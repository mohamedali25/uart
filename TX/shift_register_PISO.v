==> flow/design.v <==
module ShiftRegisterPISO #(
    parameter SIZE = 8
)
(
    input clock,
    input reset,
    input set,
    input shift,
    input [SIZE-1:0] data,
    output out
);
reg [SIZE+1:0] reg_in;
reg [SIZE+1:0] reg_out;
always@(posedge clock)
begin
    reg_out <= reg_in;
end
always@(*)
begin
    if(~reset) reg_in <= 0;
    else if(set) reg_in <= {1'b1, data, 1'b0};
    else if(shift) reg_in <= (reg_out >> 1);
    else reg_in <= reg_out;
end
assign out = reg_out[0];
endmodule
# == Step by step through the tools: ShiftRegisterPISO ==
# Tool output for the design above, in the order of the flow.
# Line numbers count from 1 in the design file above.
# Operators carry their Yosys type and port widths (W data, S select, Z words).
# A cell with n/a has no value.
# setup
top,ShiftRegisterPISO
clk_port,clock
cell_library,sky130hd
pvt_corner,tt_025C_1v80

# == Word level ==
# Yosys after proc, flatten, opt, wreduce and memory -nomap, before mapping. Memory bits, and registers merged into a memory's read port (data or address), are not among the register bits. Print and check cells are not counted. Equal cells are merged and count once.
# op_classes
mux,2
reduce_logical,2
logic,1
# ops
cell,n
$mux W10,2
$reduce_bool A2 Y1,1
$reduce_or A2 Y1,1
$not A1 Y1,1
# word_totals
word_cells,7
register_bits,10
output_inout_bits,1

# == Depth ==
# Yosys ltp: most cells in a row. Word level: on the elaborated netlist, between registers, memories and ports. Mapped: between sequential cells and ports; inverters and the memories' decode and read muxes count.
# depth
ltp_word,2
abc_area,0
mapped_depth,3

# == Mapped cells and area ==
# Yosys stat after the flow's synthesis: flattened, memories mapped to cells. It holds for the ABC_AREA given above (unset counts as 0); a run with the other value may have another netlist.
# synth_totals
area_um2,504.2
flip_flops,10
cell_count,41
n_buf,3
# types
cell,n,type_area_um2
sky130_fd_sc_hd__dfxtp_1,10,200.192
sky130_fd_sc_hd__mux2_4,8,120.115
sky130_fd_sc_hd__o211a_1,8,80.077
sky130_fd_sc_hd__nand2b_1,8,50.048
sky130_fd_sc_hd__buf_6,1,11.261
sky130_fd_sc_hd__mux2i_1,1,10.01
sky130_fd_sc_hd__and2b_2,1,8.758
sky130_fd_sc_hd__nor3b_1,1,7.507
sky130_fd_sc_hd__o21a_1,1,7.507
sky130_fd_sc_hd__buf_2,1,5.005
sky130_fd_sc_hd__buf_1,1,3.754

# == Path before layout ==
# Path of least setup slack by OpenSTA after synthesis, without wires, with an ideal clock, recovery checks aside; 20% of the period is set as input and as output delay. Where synthesis merged equal registers, the netlist keeps one of their names.
# synth_timing
path_kind,input to register
start,input shift
end,register reg_out[1]
path_slack_ns,0.001
clock_period_ns,0.923
path_stages,3
arrival_time_ns,0.805
setup_ns,0.116
path_delay_ns,0.736
launch_ns,0.185
synth_period_reached_ns,0.922
# "path_delay_ns" is the arrival time less input delay plus setup time.
# "path_stages": output pins that drive a net of the path, with the launching flip-flop's if there is one; two outputs of one cell count as two.
# "synth_period_reached_ns" is the clock period less the worst setup slack; recovery checks do not enter. This is arithmetic on one report: input and output delays are still those of the set period (20% each).
# Between the ends stands the longest chain of elaborated cells between them, by number of cells; it is not shown to be the way that was timed. Of several equally long chains one is given.
# A line is the first line of the expression or statement that the cell stems from. Yosys adds cells for indexed reads and writes and turns some case tables into memories.
# synth_via
cell_sequence,sky130_fd_sc_hd__buf_6 sky130_fd_sc_hd__mux2_4 sky130_fd_sc_hd__o211a_1
elab_chain_cells,2
# synth_lines
element,line,rtl
from (decl),8,"input shift,"
$mux W10,22,else if(shift) reg_in <= (reg_out >> 1);
$mux W10,21,"else if(set) reg_in <= {1'b1, data, 1'b0};"
to (assign),16,reg_out <= reg_in;
to (decl),13,reg [SIZE+1:0] reg_out;

# == Path in the finished layout ==
# From the final timing report of run 1: the path of least setup slack in the routed layout; clock arrival at registers is part of the times.
# layout_timing
path_kind,register to register
start,register (name not given)
end,register reg_out[1]
path_slack_ns,-0.18
path_stages,3
arrival_time_ns,1.03
launch_ns,0.25
setup_ns,0.11
clock_period_ns,0.704
# layout_via
cell_sequence,sky130_fd_sc_hd__dfxtp_2 sky130_fd_sc_hd__mux2_4 sky130_fd_sc_hd__o211a_1
# layout_lines
element,line,rtl
to (assign),16,reg_out <= reg_in;
to (decl),13,reg [SIZE+1:0] reg_out;
# Chain of elaborated cells between the ends: none given.

==> runs of ShiftRegisterPISO <==
Record of 2 stored runs of the RTL-to-layout flow on ShiftRegisterPISO, platform sky130hd. The runs are unordered. Constraints: input delay and output delay 20% of the set period each, output load 0.01 pF.
"achieved_period_ns" means the clock period less the worst setup slack. The figure is calculated, with input and output delays left at 20% of the set period.
"worst_path_ns": the worst setup path's part of the clock period (all of it between registers, 20% less for each end at a port) less its slack. A launch clock that arrives late makes it longer, a capture clock that arrives late makes it shorter.
"final_power_uw": no workload was simulated; the value follows from the tool's default switching activity.

Run 1, flow files:
==> flow/run.sh <==
#!/bin/bash
# the make line also repeats the synthesis and layout settings of config.mk as NAME=value (left out here)
make -C /OpenROAD-flow-scripts/flow DESIGN_CONFIG=/design/flow/config.mk WORK_HOME=/design/flow/orfs CLKGATE_MAP_FILE= finish
==> flow/config.mk <==
export PLATFORM = sky130hd
export DESIGN_NAME = ShiftRegisterPISO
export DESIGN_NICKNAME = ShiftRegisterPISO
export VERILOG_FILES = /design/flow/design.v
export SDC_FILE = /design/flow/constraint.sdc
export NUM_CORES = 4
export LEC_CHECK = 0
export CAP_MARGIN = 20
export CORE_MARGIN = 2
export CORE_UTILIZATION = 40
export SLEW_MARGIN = 20
==> flow/constraint.sdc <==
create_clock -name core_clock -period 0.704 [get_ports {clock}]
set_input_delay 0.1408 -clock core_clock [delete_from_list [all_inputs] [get_ports {clock}]]
set_output_delay 0.1408 -clock core_clock [all_outputs]
set_load 0.01 [all_outputs]

==> results of run 1, as CSV <==
result,value
worst_path_ns,0.89
worst_path_kind,"register to register"
setup_worst_slack_ns,-0.185
achieved_period_ns,0.889
final_power_uw,1282
yosys.chip_area_um2,504.2
fin_util_pct,66.0
design_die_area_um2,1560.7
fin_tns_ns,-1.641

Run 2, flow files:
==> flow/run.sh <==
#!/bin/bash
# the make line also repeats the synthesis and layout settings of config.mk as NAME=value (left out here)
make -C /OpenROAD-flow-scripts/flow DESIGN_CONFIG=/design/flow/config.mk WORK_HOME=/design/flow/orfs CLKGATE_MAP_FILE= finish
==> flow/config.mk <==
export PLATFORM = sky130hd
export DESIGN_NAME = ShiftRegisterPISO
export DESIGN_NICKNAME = ShiftRegisterPISO
export VERILOG_FILES = /design/flow/design.v
export SDC_FILE = /design/flow/constraint.sdc
export NUM_CORES = 4
export LEC_CHECK = 0
export CAP_MARGIN = 20
export CELL_PAD_IN_SITES_DETAIL_PLACEMENT = 1
export CORE_ASPECT_RATIO = 1.42
export CORE_MARGIN = 2
export CORE_UTILIZATION = 62
export CTS_CLUSTER_SIZE = 21
export GPL_ROUTABILITY_DRIVEN = 0
export GPL_TIMING_DRIVEN = 0
export MAX_ROUTING_LAYER = met5
export PLACE_DENSITY = 0.71
export SETUP_SLACK_MARGIN = 0.08
export SLEW_MARGIN = 20
==> flow/constraint.sdc <==
create_clock -name core_clock -period 1.59 [get_ports {clock}]
set_input_delay 0.3180 -clock core_clock [delete_from_list [all_inputs] [get_ports {clock}]]
set_output_delay 0.3180 -clock core_clock [all_outputs]
set_load 0.01 [all_outputs]

Run 2: unfinished; error PDN-0185 in floorplanning
